==> flow/design.v <==
module counter(clock, clear, out);
    input clear;
    input clock;
    output reg [1:0] out;
    always @(posedge clock)
        begin
            if(clear == 1)
                out <= 2'b00;
            else
                out <= out + 1'b1;
        end
endmodule
module unidControle (
    input [15:0] instrucao,
    input resetn,
    input [1:0] step,
    output reg [2:0] OpSelect,
    output reg [7:0] reg_enable,
    output reg A_enable,
    output reg R_enable,
    output reg clear,
    output reg [3:0] selReg,
    output reg bus_enable,
    output reg pc_enable,      
    output reg pc_load,        
    output reg halt,           
    input [15:0] mux_out       
);
wire [2:0] opcode;
wire [2:0] RX;
wire [2:0] RY;
decodificador decode (instrucao, opcode, RX, RY);
wire [7:0] RX_decoded;
decode_reg reg_decoder (RX, RX_decoded);
parameter ADD = 3'b000;
parameter SUB = 3'b001;
parameter NAN = 3'b010;
parameter HLT = 3'b011;  
parameter OUT = 3'b100;
parameter LDI = 3'b101;
parameter BNE = 3'b110;
parameter REP = 3'b111;
always @(*) begin
    OpSelect = 3'b000;
    reg_enable = 8'b00000000;
    A_enable = 1'b0;
    R_enable = 1'b0;
    selReg = 4'b0000;
    bus_enable = 1'b0;
    pc_enable = 1'b0;
    pc_load = 1'b0;
    halt = 1'b0;           
    if(resetn == 1'b1) begin
        clear = 1;  
    end else begin
        clear = 0;
        if(opcode == HLT) begin
            halt = 1'b1;   
        end else begin
            case(step)
                2'b00: begin
                end
                2'b01: begin
                    case(opcode)
                        ADD, SUB, NAN: begin
                            selReg = {1'b0, RX};  
                            A_enable = 1'b1;      
                        end
                        OUT: begin
                            selReg = {1'b0, RX};  
                        end
                        BNE: begin
                            selReg = {1'b0, RX};  
                        end
                    endcase
                end
                2'b10: begin
                    case(opcode)
                        ADD, SUB, NAN: begin
                            selReg = {1'b0, RY};  
                            OpSelect = opcode;   
                            R_enable = 1'b1;     
                        end
                        REP: begin
                            selReg = {1'b0, RY};  
                            OpSelect = REP;      
                            R_enable = 1'b1;    
                        end
                        LDI: begin
                            selReg = 4'b1000;     
                            OpSelect = REP;       
                            R_enable = 1'b1;     
                        end
                        OUT: begin
                            selReg = {1'b0, RX};
                        end
                        BNE: begin
                            selReg = {1'b0, RX};  
                        end
                    endcase
                end
                2'b11: begin
                    case(opcode)
                        ADD, SUB, NAN, REP, LDI: begin
                            reg_enable = RX_decoded;  
                            selReg = 4'b1001;         
                            pc_enable = 1'b1;         
                            pc_load = 1'b0;           
                        end
                        OUT: begin
                            selReg = {1'b0, RX};   
                            bus_enable = 1'b1;
                            pc_enable = 1'b1;         
                            pc_load = 1'b0;           
                        end
                        BNE: begin
                            selReg = {1'b0, RX};      
                            pc_enable = 1'b1;         
                            pc_load = (mux_out == 16'b0) ? 1'b1 : 1'b0; 
                        end
                    endcase
                end
            endcase
        end
    end
end
endmodule
module registrador (
    input clock,
    input enable,
    input [15:0] entrada,
    output reg [15:0] saida
);
    always @(posedge clock) begin
        if (enable)
            saida <= entrada;
    end
endmodule
module extensor_sinal (
    input [15:0] instrucao,
    output reg [15:0] imediato
);
    always @(*) begin
        if (instrucao[9])
            imediato = {6'b111111, instrucao[9:0]};
        else
            imediato = {6'b000000, instrucao[9:0]};
    end
endmodule
module multiplexador (
    input [15:0] r0,
    input [15:0] r1,
    input [15:0] r2,
    input [15:0] r3,
    input [15:0] r4,
    input [15:0] r5,
    input [15:0] r6,
    input [15:0] r7,
    input [15:0] R,
    input [15:0] imm,
    input [3:0] sel,
    output reg [15:0] saida
);
    always @(*) begin
        case (sel)
            4'b0000: saida = r0;
            4'b0001: saida = r1;
            4'b0010: saida = r2;
            4'b0011: saida = r3;
            4'b0100: saida = r4;
            4'b0101: saida = r5;
            4'b0110: saida = r6;
            4'b0111: saida = r7;
            4'b1000: saida = imm;
            4'b1001: saida = R;
            default: saida = 16'b0;
        endcase
    end
endmodule
module ULA (
    input [15:0] A,
    input [15:0] B,
    input [2:0] OpSelect,
    output reg [15:0] Resul
);
    always @(*) begin
        case (OpSelect)
            3'b000: Resul = A + B;     
            3'b001: Resul = A - B;     
            3'b010: Resul = ~(A & B);  
            3'b111: Resul = B;   
            default: Resul = 16'b0;      
        endcase
    end
endmodule
module decodificador (
    input [15:0] instrucao,
    output wire [2:0] opcode,
    output wire [2:0] RX,
    output wire [2:0] RY
);
    assign opcode = instrucao [15:13];
    assign RX = instrucao [12:10];
    assign RY = instrucao [9:7];
endmodule
module decode_reg (
    input [2:0] reg_num,
    output reg [7:0] output_reg
);
    always @(*) begin
        case(reg_num)
            3'b000: output_reg = 8'b10000000;  
            3'b001: output_reg = 8'b01000000;  
            3'b010: output_reg = 8'b00100000;  
            3'b011: output_reg = 8'b00010000;  
            3'b100: output_reg = 8'b00001000;  
            3'b101: output_reg = 8'b00000100;  
            3'b110: output_reg = 8'b00000010;  
            3'b111: output_reg = 8'b00000001;  
        endcase
    end
endmodule
module program_counter(
    input clock,
    input clear,
    input enable,
    input load,
    input [15:0] new_pc,
    output reg  [15:0] pc_out
);
always @(posedge clock) begin
        if (clear) begin
            pc_out <= 16'b0;   
        end else if (enable) begin
            if (load)
                pc_out <= new_pc;       
            else
                pc_out <= pc_out + 1;   
        end
    end
endmodule
module instruction_memory (
    input [15:0] address,
    output reg [15:0] instruction
);
    always @(*) begin
        case (address)
            16'h0000: instruction = 16'b101_001_0000000111;  
            16'h0001: instruction = 16'b101_010_0000001001;  
            16'h0002: instruction = 16'b101_011_0000000000;  
            16'h0003: instruction = 16'b101_100_0000000001;  
            16'h0004: instruction = 16'b101_000_0000000000;  
            16'h0005: instruction = 16'b110_001_0000000100;  
            16'h0006: instruction = 16'b000_011_010_0000000;  
            16'h0007: instruction = 16'b001_001_100_0000000;  
            16'h0008: instruction = 16'b110_000_1111111101;  
            16'h0009: instruction = 16'b100_011_0000000000;  
            16'h000A: instruction = 16'b011_000_0000000000;  
            default: instruction = 16'b000_000_000_0000000;    
        endcase
    end
endmodule
module processor (
    input clock,
    input resetn,
    output wire [15:0] bus,
    output wire halt     
);
    wire [2:0] OpSelect;
    wire [7:0] reg_enable;
    wire A_enable, R_enable, clear, bus_enable;
    wire [3:0] selReg;
    wire [1:0] step;
    wire [15:0] r0_out, r1_out, r2_out, r3_out, r4_out, r5_out, r6_out, r7_out;
    wire [15:0] A_out, R_out, imm;
    wire [15:0] mux_out;
    wire [15:0] ula_out;
    wire [15:0] pc_out;
    wire [15:0] instruction;
    wire pc_enable, pc_load;
    wire [15:0] new_pc;
    counter contador (.clear(clear), .clock(clock), .out(step));
    program_counter pc (
        .clock(clock), 
        .clear(resetn), 
        .enable(pc_enable), 
        .load(pc_load), 
        .new_pc(new_pc), 
        .pc_out(pc_out)
    );
    instruction_memory mem (
        .address(pc_out), 
        .instruction(instruction)
    );
    assign new_pc = pc_out + imm;
    unidControle UDC (
        .instrucao(instruction),
        .resetn(resetn), 
        .step(step), 
        .OpSelect(OpSelect), 
        .reg_enable(reg_enable),
        .A_enable(A_enable), 
        .R_enable(R_enable), 
        .clear(clear), 
        .selReg(selReg), 
        .bus_enable(bus_enable),
        .pc_enable(pc_enable),
        .pc_load(pc_load),
        .halt(halt),               
        .mux_out(mux_out)
    );
    registrador r0 (clock, reg_enable[7], mux_out, r0_out);
    registrador r1 (clock, reg_enable[6], mux_out, r1_out);
    registrador r2 (clock, reg_enable[5], mux_out, r2_out);
    registrador r3 (clock, reg_enable[4], mux_out, r3_out);
    registrador r4 (clock, reg_enable[3], mux_out, r4_out);
    registrador r5 (clock, reg_enable[2], mux_out, r5_out);
    registrador r6 (clock, reg_enable[1], mux_out, r6_out);
    registrador r7 (clock, reg_enable[0], mux_out, r7_out);
    registrador A (clock, A_enable, mux_out, A_out);
    registrador R (clock, R_enable, ula_out, R_out);
    extensor_sinal extensor (.instrucao(instruction), .imediato(imm));
    multiplexador mux(
        r0_out, r1_out, r2_out, r3_out,
        r4_out, r5_out, r6_out, r7_out,
        R_out, imm, selReg, mux_out
    );
    ULA ula (A_out, mux_out, OpSelect, ula_out);
    assign bus = (bus_enable) ? mux_out : 16'hZZZZ;
endmodule
* Tool chain data of processor
What the tools print for processor, step after step.
Line numbers count from 1 in the design file above.
Operators: Yosys type, input widths -> output width; for muxes data width and select width s.
Library cell names are shortened.
The mark - stands for no value.
- Top :: processor
- Clock :: clock
- Library :: sky130hd
- Library corner :: tt_025C_1v80

* After elaboration
Counts by Yosys on the flattened word-level netlist (proc, flatten, opt, wreduce; memories kept). Print and check cells are left out. Cells with the same type and inputs are merged into one.
Yosys's memory passes give these memory sizes; they may raise the number of words (mostly to a power of two), join words into wider ones and drop unused or constant bits.
- Memory bits (read-only) :: 320
- Register bits :: 178
- Memories kept :: 2
- Word width x clocked read ports :: 16
- Elaborated cells :: 105
- Output and inout port bits :: 17
- Input port bits :: 2
** Memories
- (name not given) :: words 16, bits a word 16, rd ports 1, write ports 0, line 247 : case (address)
- (name not given) :: words 8, bits a word 8, rd ports 1, write ports 0, line 211 : case(reg_num)
- Muxes and demuxes :: 46
- Reductions and logical operators :: 16
- Bitwise gates (word level) :: 2
- $add $sub $neg :: 5
- Equal/unequal tests :: 22
** Operator list (number)
- $pmux 16 s10 :: 1
- $pmux 16 s4 :: 1
- $mux 16 :: 4
- $add 16x16->16 :: 2
- $mux 8 :: 3
- $mux 1 :: 19
- $add 16x1->16 const B :: 1
- $sub 16x16->16 :: 1
- $and 16x16->16 :: 1
- $not 16->16 :: 1
- $logic_not 16->1 :: 1
- $eq 4x3->1 const B :: 4
- $pmux 8 s2 :: 1
- $pmux 4 s4 :: 1
- $mux 4 :: 4
- $eq 3x3->1 const B :: 5
- $logic_not 12->1 :: 1
- $reduce_or 3->1 :: 4
- $pmux 4 s3 :: 1
- $pmux 3 s2 :: 2
- $reduce_or 5->1 :: 2
- $pmux 1 s2 :: 5
- $eq 3x2->1 const B :: 3
- $mux 3 :: 3
- $eq 4x2->1 const B :: 2
- $eq 4x4->1 const B :: 2
- $pmux 4 s2 :: 1
- $reduce_or 7->1 :: 1
Not listed: further kinds 10, cells in them 14.

* Depth
Yosys ltp: most cells in a row. Word level: on the elaborated netlist, between registers, memories and ports. Mapped: between sequential cells and ports; inverters and the memories' decode and read muxes count.
- Word-level depth :: 19
- ABC_AREA :: 0
- Gate-level depth with buffers :: 33
- Mapped depth without buffers :: 31

* Mapped cells and area
Source: synth_stat.txt of the flow (Yosys; design flattened, memories mapped). It holds for the ABC_AREA given above (unset counts as 0); a run with the other value may have another netlist.
** Cell types
- edfxtp_1 :: number 160, total area 4.8E+03 µm²
- dfxtp_1 :: number 31, total area 620.595 µm²
- ha_1 :: number 44, total area 550.528 µm²
- a21oi_1 :: number 67, total area 335.322 µm²
- nor2_1 :: number 67, total area 251.491 µm²
- a22oi_1 :: number 28, total area 210.202 µm²
- nand2_1 :: number 56, total area 210.202 µm²
- mux2i_1 :: number 19, total area 190.182 µm²
- xnor2_1 :: number 20, total area 175.168 µm²
- o21ai_0 :: number 30, total area 150.144 µm²
- xor2_1 :: number 16, total area 140.134 µm²
- a221o_1 :: number 11, total area 110.106 µm²
- nor3_1 :: number 22, total area 110.106 µm²
- nor4_4 :: number 5, total area 106.352 µm²
- o22ai_1 :: number 17, total area 106.352 µm²
- a21o_1 :: number 13, total area 97.594 µm²
- inv_1 :: number 26, total area 97.594 µm²
- nand3_1 :: number 16, total area 80.077 µm²
Other cell types: 70; their cells: 201.
- Flip-flop cells :: 191
- Sequential part of the area :: 5425.2 µm²
- Cell count :: 849
- Buffer cells :: 37
- Mapped area :: 9924.5 µm²
The figures by module come from a second, unflattened synthesis with its own total; it is not the netlist above.
- Cell total of the unflattened synthesis :: 943
- Area (unflattened synthesis) :: 10532.6 µm²
Rows give one instance, submodules left out.
** Modules
- registrador :: area 480.5 µm², cells 16, times used 10, seq. area 480.5 µm²
- ULA :: area 1438.9 µm², cells 217, times used 1, seq. area 0.0 µm²
- multiplexador :: area 1403.8 µm², cells 187, times used 1, seq. area 0.0 µm²
- program_counter :: area 1046.0 µm², cells 135, times used 1, seq. area 320.3 µm²
- processor :: area 805.8 µm², cells 104, times used 1, seq. area 0.0 µm²
- instruction_memory :: area 386.6 µm², cells 49, times used 1, seq. area 0.0 µm²
- unidControle :: area 337.8 µm², cells 53, times used 1, seq. area 0.0 µm²
- extensor_sinal :: area 120.1 µm², cells 16, times used 1, seq. area 0.0 µm²
- decodificador :: area 67.6 µm², cells 9, times used 1, seq. area 0.0 µm²
- decode_reg :: area 65.1 µm², cells 8, times used 1, seq. area 0.0 µm²
- counter :: area 56.3 µm², cells 5, times used 1, seq. area 40.0 µm²

* Timing after synthesis
Source: OpenSTA report_checks on the synthesized netlist (no wires, ideal clock, input and output delay 20% of the period each), path of least setup slack; recovery checks are left aside. Register names are those of the netlist, which keeps one name where synthesis merged equal registers.
- Kind :: input to register
- Start :: in resetn
- End :: reg pc.pc_out[15]
- Stages on the path :: 27
- Time at the first pin :: 1.348 ns
- Path buffers :: 1
- Data arrival time :: 6.472 ns
- Library setup time :: 0.123 ns
- External input delay :: 1.348 ns
- Path delay :: 5.247 ns
- Data required time :: 6.617 ns
- Slack :: 0.144 ns
- Period :: 6.74 ns
- Synthesis period reached :: 6.596 ns
"path delay" = arrival - input delay + setup time.
"stages on the path" counts driving pins, that of a launching flip-flop among them; a cell with two outputs on the path counts twice.
"synthesis period reached" is the clock period less the worst setup slack; recovery checks do not enter. This is arithmetic on one report: input and output delays are still those of the set period (20% each).
The rows between start and end are the longest chain of elaborated cells between them; the timing report does not say that the signal goes this way. Where chains are equally long, one stands for them.
A line is the first line of the expression or statement that the cell stems from. Yosys adds cells for indexed reads and writes and turns some case tables into memories.
At most two assigning lines are given for a register; there are more.
- Cell sequence :: nor2_1 nand2_1 a211oi_2 buf_2 a221oi_1 o311ai_2 inv_1 ha_1 inv_1 nor3_2 nand2_2 nor2_1 nand3_1 inv_1 ha_1 a21o_1 a21oi_1 o21ai_0 a21oi_1 o21a_1 o21ai_0 o41ai_1 o21ai_0 a31oi_1 nor4_1 nor3_1 mux2_1
- Cells in the longest elaborated chain :: 10
- Elaborated cells between the ends (all ways) :: 20
- Source lines of those cells :: 7
- Those cells by class :: eq/ne (9); mux (9); reduce/logical (2)
** Ends and longest elaborated chain, post-synthesis
- from (decl) :: line 265 : input resetn,
- $mux 4 :: line 53 : if(resetn == 1'b1) begin
- $eq 4x4->1 :: line 165 : case (sel)
- $pmux 16 s10 :: line 165
- $logic_not 16->1 :: line 119 : pc_load = (mux_out == 16'b0) ? 1'b1 : 1'b0;
- $mux 1 :: line 119
- $mux 1 :: line 103 : case(opcode)
- $pmux 1 s2 :: line 60 : case(step)
- $mux 1 :: line 57 : if(opcode == HLT) begin
- $mux 1 :: line 53
- $mux 16 :: line 235 : if (load)
- to (assign) :: line 236 : pc_out <= new_pc;
- to (assign) :: line 238 : pc_out <= pc_out + 1;
- to (decl) :: line 229 : output reg  [15:0] pc_out
Some nets on the timed path still bear RTL names; the line given drives or declares the net.
** Nets with RTL names, path post-synthesis
- bus[0] :: line 329 : assign bus = (bus_enable) ? mux_out : 16'hZZZZ;

* Path in the finished layout
Path of least setup slack in the final report of run A (OpenROAD, finished layout, wires in). Where an end is a register, its clock arrival counts in the times.
- Kind :: input to register
- Start :: in resetn
- End :: reg pc.pc_out[15]
- Period :: 9.91 ns
- Data required time :: 10.24 ns
- Library setup time :: 0.11 ns
- Data arrival time :: 9.64 ns
- External input delay :: 1.98 ns
- Time at the first pin :: 1.98 ns
- Path buffers :: 2
- Stages on the path :: 28
- Slack :: 0.60 ns
The rows between start and end are the longest chain of elaborated cells between them; the timing report does not say that the signal goes this way. Where chains are equally long, one stands for them.
At most two assigning lines are given for a register; there are more.
- Cell sequence :: clkdlybuf4s50_1 nor2_1 nand2_1 a211oi_2 buf_2 a221oi_1 o311ai_2 inv_1 ha_1 inv_1 nor3_2 nand2_2 nor2_1 nand3_1 inv_1 ha_1 a21o_1 a21oi_1 o21ai_0 a21oi_1 o21a_1 o21ai_0 o41ai_1 o21ai_0 a31oi_1 nor4_1 nor3_1 mux2_1
- Cells in the longest elaborated chain :: 10
- Elaborated cells between the ends (all ways) :: 20
- Source lines of those cells :: 7
- Those cells by class :: eq/ne (9); mux (9); reduce/logical (2)
** Ends and longest elaborated chain, after layout
- from (decl) :: line 265 : input resetn,
- $mux 4 :: line 53 : if(resetn == 1'b1) begin
- $eq 4x4->1 :: line 165 : case (sel)
- $pmux 16 s10 :: line 165
- $logic_not 16->1 :: line 119 : pc_load = (mux_out == 16'b0) ? 1'b1 : 1'b0;
- $mux 1 :: line 119
- $mux 1 :: line 103 : case(opcode)
- $pmux 1 s2 :: line 60 : case(step)
- $mux 1 :: line 57 : if(opcode == HLT) begin
- $mux 1 :: line 53
- $mux 16 :: line 235 : if (load)
- to (assign) :: line 236 : pc_out <= new_pc;
- to (assign) :: line 238 : pc_out <= pc_out + 1;
- to (decl) :: line 229 : output reg  [15:0] pc_out

# Flow runs of processor

Stored flow runs of processor (2 of them; Yosys, OpenROAD, sky130hd). They differ in their settings and are not a sequence. Constraints: input delay and output delay 20% of the set period each, output load 0.01 pF.
"clock period achieved": clock period set for the run, less the worst setup slack. It is reckoned from that one timing run; input and output delays stay at 20% of the period that was set.
"power consumption" is the tool's figure for a default switching activity; nothing was simulated.

* Run A
** Files
==> flow/run.sh <==
#!/bin/bash
# the make line also repeats the synthesis and layout settings of config.mk as NAME=value (left out here)
make -C /OpenROAD-flow-scripts/flow DESIGN_CONFIG=/design/flow/config.mk WORK_HOME=/design/flow/orfs CLKGATE_MAP_FILE= finish
==> flow/config.mk <==
export PLATFORM = sky130hd
export DESIGN_NAME = processor
export DESIGN_NICKNAME = processor
export VERILOG_FILES = /design/flow/design.v
export SDC_FILE = /design/flow/constraint.sdc
export NUM_CORES = 4
export LEC_CHECK = 0
export CAP_MARGIN = 0
export CORE_ASPECT_RATIO = 0.77
export CORE_MARGIN = 2
export CORE_UTILIZATION = 62
export GPL_TIMING_DRIVEN = 0
export MAX_ROUTING_LAYER = met4
export PLACE_DENSITY_LB_ADDON = 0.12
export SLEW_MARGIN = 5
export TNS_END_PERCENT = 20
==> flow/constraint.sdc <==
create_clock -name core_clock -period 9.91 [get_ports {clock}]
set_input_delay 1.9820 -clock core_clock [delete_from_list [all_inputs] [get_ports {clock}]]
set_output_delay 1.9820 -clock core_clock [all_outputs]
set_load 0.01 [all_outputs]
** Results
- Die outline area :: 17043.7 µm²
- Cell area after synthesis :: 9924.5 µm²
- Std-cell area (final layout) :: 11098.1 µm²
- Total negative setup slack :: 0.000 ns
- Worst hold slack :: 0.496 ns
- Power consumption :: 1.643 mW
- Clock period achieved :: 9.313 ns
- Setup slack of the worst path :: 0.597 ns

* Run B
** Files
==> flow/run.sh <==
#!/bin/bash
# the make line also repeats the synthesis and layout settings of config.mk as NAME=value (left out here)
make -C /OpenROAD-flow-scripts/flow DESIGN_CONFIG=/design/flow/config.mk WORK_HOME=/design/flow/orfs CLKGATE_MAP_FILE= finish
==> flow/config.mk <==
export PLATFORM = sky130hd
export DESIGN_NAME = processor
export DESIGN_NICKNAME = processor
export VERILOG_FILES = /design/flow/design.v
export SDC_FILE = /design/flow/constraint.sdc
export NUM_CORES = 4
export LEC_CHECK = 0
export CAP_MARGIN = 20
export CORE_MARGIN = 2
export CORE_UTILIZATION = 44
export CTS_CLUSTER_DIAMETER = 37
export CTS_CLUSTER_SIZE = 30
export GPL_ROUTABILITY_DRIVEN = 1
export GPL_TIMING_DRIVEN = 0
export MAX_ROUTING_LAYER = met4
export PLACE_DENSITY = 0.75
export SETUP_SLACK_MARGIN = 1.25
export SLEW_MARGIN = 40
==> flow/constraint.sdc <==
create_clock -name core_clock -period 6.31 [get_ports {clock}]
set_input_delay 1.2620 -clock core_clock [delete_from_list [all_inputs] [get_ports {clock}]]
set_output_delay 1.2620 -clock core_clock [all_outputs]
set_load 0.01 [all_outputs]
** Results
- Cell area after synthesis :: 9924.5 µm²
- Std-cell area (final layout) :: 13600.5 µm²
- Worst hold slack :: 0.462 ns
- Total negative setup slack :: 0.000 ns
- Setup slack of the worst path :: 0.202 ns
- Die outline area :: 23773.0 µm²
- Power consumption :: 2.738 mW
- Clock period achieved :: 6.108 ns
